==> flow/design.v <==
`default_nettype none
module sumItUp  
  (input  logic       ck, reset_l, go_l,
   input  logic [7:0] inA,
   output logic       done,
   output logic [7:0] sum);
  logic       ld_l, cl_l, inAeq;
  logic [7:0] addOut;
  enum bit {sA, sB} state;
  always_ff @(posedge ck, negedge reset_l) 
    begin: st_machine
    if (~reset_l) 
      state <= sA;
    else begin
      if (((state == sA) & go_l) | ((state == sB) & inAeq))
        state <= sA;
      if (((state == sA) & ~go_l) | ((state == sB) & ~inAeq))
        state <= sB;
    end
  end: st_machine
  always_ff @(posedge ck, negedge reset_l) 
    begin: reg_sum
    if (~reset_l) sum <= 0;
    else if (~ld_l) sum <= addOut;
    else if (~cl_l) sum <= 0;
  end: reg_sum
  assign  addOut = inA + sum,
        ld_l = ~(((state == sA) & ~go_l) | ((state == sB) & ~inAeq)),
        cl_l = ~((state == sB) & inAeq),
        done = (state == sB) & inAeq,
        inAeq = inA == 0;
endmodule: sumItUp
# From RTL to reports: sumItUp
# Tool output for the design above, in the order of the flow.
# Lines are those of the file above, counted from 1.
# Operators carry their Yosys type and port widths (W data, S select, Z words).
# Cell names lack the library's common part.
# Not given: --
dict set report setup {
  top_module {sumItUp}
  clock_port {ck}
  library {sky130hd}
  lib_corner {tt_025C_1v80}
}

# Word-level counts
# Counts by Yosys on the flattened word-level netlist (proc, flatten, opt, wreduce; memories kept). Register bits leave out memories and registers merged into their read ports (data or address). Print and check cells are left out. Cells with the same type and inputs are merged into one.
dict set report word_totals {
  inputBits 11
  regBits 9
  output_inout_bits 9
  word_cells 19
}
dict set report op_classes {
  addsub 1
  logic 9
  n_reduce_logical 3
  muxes 4
}
# op n
set ops {}
lappend ops {{$mux W8} 2}
lappend ops {{$add A8 B8 Y8} 1}
lappend ops {{$logic_not A8 Y1} 1}
lappend ops {{$and A1 B1 Y1} 4}
lappend ops {{$reduce_bool A2 Y1} 2}
lappend ops {{$not A1 Y1} 3}
lappend ops {{$or A1 B1 Y1} 2}
lappend ops {{$mux W1} 2}

# Logic depth
# Longest topological path by Yosys (ltp), each cell counted once; first at word level (registers and memories cut), then after technology mapping (sequential cells cut; the memories' decode and read muxes count).
dict set report depth {
  ltp_word 5
  abc_area 0
  ltp_mapped 7
  depth_no_buf 7
}

# Synthesis result
# Source: synth_stat.txt of the flow (Yosys; design flattened, memories mapped). It holds for the ABC_AREA given above (unset counts as 0); a run with the other value may have another netlist.
dict set report mapped {
  buffers 1
  stdcells 61
  ff_cells 9
  area_um2 656.9
}
# cell_type n type_area_um2
set types {}
lappend types {dfrtp_1 9 225.216}
lappend types {ha_1 7 87.584}
lappend types {a22o_1 7 61.309}
lappend types {xnor2_1 3 26.275}
lappend types {a21oi_1 5 25.024}
lappend types {fa_1 1 20.019}
lappend types {xor2_1 2 17.517}
lappend types {a2111oi_2 1 15.014}
lappend types {o21bai_1 2 15.014}
lappend types {a211oi_2 1 12.512}
lappend types {a31oi_1 2 12.512}
lappend types {o31ai_2 1 12.512}
lappend types {inv_1 3 11.261}
lappend types {o211a_1 1 10.01}
lappend types {a21o_2 1 8.758}
lappend types {and2b_2 1 8.758}
lappend types {o21ai_2 1 8.758}
lappend types {a211oi_1 1 7.507}
# Other cell types: 11; their cells: 12.

# Path before layout
# OpenSTA on the mapped netlist: ideal clock, no wires. The path of least setup slack (recovery checks aside). Input and output delay are each 20% of the period. Register names are those of the netlist, which keeps one name where synthesis merged equal registers.
dict set report synth_timing {
  path_type {input to register}
  start {in inA[0]}
  end {reg sum[6]}
  path_stages 7
  t_first_pin_ns 0.648
  clock_period_ns 3.24
  arrival_time_ns 2.027
  required_time_ns 3.119
  in_delay_ns 0.648
  delay_ns 1.500
  setup_slack_ns 1.093
  period_less_setup_slack_ns 2.147
}
# "delay_ns" = arrival - input delay + setup time.
# "path_stages" counts driving pins, that of a launching flip-flop among them; a cell with two outputs on the path counts twice.
# "period_less_setup_slack_ns" = period - worst setup slack (recovery checks aside). The figure is calculated, with input and output delays left at 20% of the set period.
# Between the ends stands the longest chain of elaborated cells between them, by number of cells; it is not shown to be the way that was timed. Of several equally long chains one is given.
# Each line given opens the expression or statement behind the cell; cells for indexed reads and writes are added by Yosys, which also makes memories of some case tables.
# At most two assigning lines are given for a register; there are more.
dict set report synth_via {
  cell_sequence {ha_1 fa_1 a211oi_1 o21bai_1 a21oi_1 xnor2_1 a22o_1}
  elab_chain_len 5
  cone_cells 9
}
# item line_no
set synth_rtl {}
lappend synth_rtl {{start: declaration} 4} ;# input  logic [7:0] inA,
lappend synth_rtl {{$logic_not A8 Y1} 31} ;# inAeq = inA == 0;
lappend synth_rtl {{$not A1 Y1} 28} ;# ld_l = ~(((state == sA) & ~go_l) | ((state == sB) & ~inAeq)),
lappend synth_rtl {{$and A1 B1 Y1} 28}
lappend synth_rtl {{$or A1 B1 Y1} 28}
lappend synth_rtl {{$mux W8} 24} ;# else if (~ld_l) sum <= addOut;
lappend synth_rtl {{end: assignment} 23} ;# if (~reset_l) sum <= 0;
lappend synth_rtl {{end: assignment} 24}
lappend synth_rtl {{end: declaration} 6} ;# output logic [7:0] sum);

# Timing after layout
# Path of least setup slack in the final report of run A (OpenROAD, finished layout, wires in). Where an end is a register, its clock arrival counts in the times.
dict set report layout_timing {
  path_type {input to output}
  start {in inA[1]}
  end {out done}
  path_stages 5
  clock_period_ns 3.53
  setup_slack_ns 0.60
  in_delay_ns 0.71
  t_first_pin_ns 0.71
  out_delay_ns 0.71
  required_time_ns 2.82
  arrival_time_ns 2.22
}
# Between the ends stands the longest chain of elaborated cells between them, by number of cells; it is not shown to be the way that was timed. Of several equally long chains one is given.
dict set report layout_via {
  cell_sequence {clkdlybuf4s50_1 nor3_1 nand4_1 inv_1 clkdlybuf4s50_1}
  elab_chain_len 2
  cone_cells 2
}
# item line_no
set layout_rtl {}
lappend layout_rtl {{start: declaration} 4} ;# input  logic [7:0] inA,
lappend layout_rtl {{$logic_not A8 Y1} 31} ;# inAeq = inA == 0;
lappend layout_rtl {{$and A1 B1 Y1} 30} ;# done = (state == sB) & inAeq,
lappend layout_rtl {{end: declaration} 5} ;# output logic       done,

# Measured data: module sumItUp, platform sky130hd, 2 stored runs of the flow under differing settings, order arbitrary. Input and output delays are each 20% of the period that was set; the output load is 0.01 pF.
# "clock_period_reached_ns": clock period set for the run, less the worst setup slack. It is reckoned from that one timing run; input and output delays stay at 20% of the period that was set.
# "timing.worst_path_ns" = time allowed to the worst setup path (clock period - input delay - output delay, where it has them) - its slack; a late launch clock adds to it, a late capture clock takes from it.
# "total_power_mw": no workload was simulated; the value follows from the tool's default switching activity.
run="run A" settings period_ns=3.53 CORE_UTILIZATION=34 SETUP_SLACK_MARGIN=-0.09 PLACE_DENSITY_LB_ADDON=0.22 HOLD_SLACK_MARGIN=-0.02 CELL_PAD_IN_SITES_DETAIL_PLACEMENT=2 TNS_END_PERCENT=25 ABC_AREA=0 GPL_TIMING_DRIVEN=1 MAX_ROUTING_LAYER="met5" CAP_MARGIN=20 CORE_MARGIN=2 SLEW_MARGIN=20
run="run A" results timing.worst_path_ns=1.52 critical_path_type="input to output" clock_period_reached_ns=2.931 yosys.chip_area_um2=656.9 finish.stdcell_area_um2=897.1 setup_ws_ns=0.599 hold_ws_ns=0.536 die_um2=2299.7 total_power_mw=0.8044 utilization_frac=0.509 final_setup_tns_ns=0.000
run="run B" settings period_ns=1.24 CORE_UTILIZATION=46 SETUP_SLACK_MARGIN=0.31 PLACE_DENSITY=0.6 CORE_ASPECT_RATIO=0.72 CORE_MARGIN=7 ABC_AREA=0 CTS_CLUSTER_DIAMETER=294 SLEW_MARGIN=5 MAX_ROUTING_LAYER="met4" CAP_MARGIN=20
run="run B" outcome="unfinished; error DPL-0033 in routing"
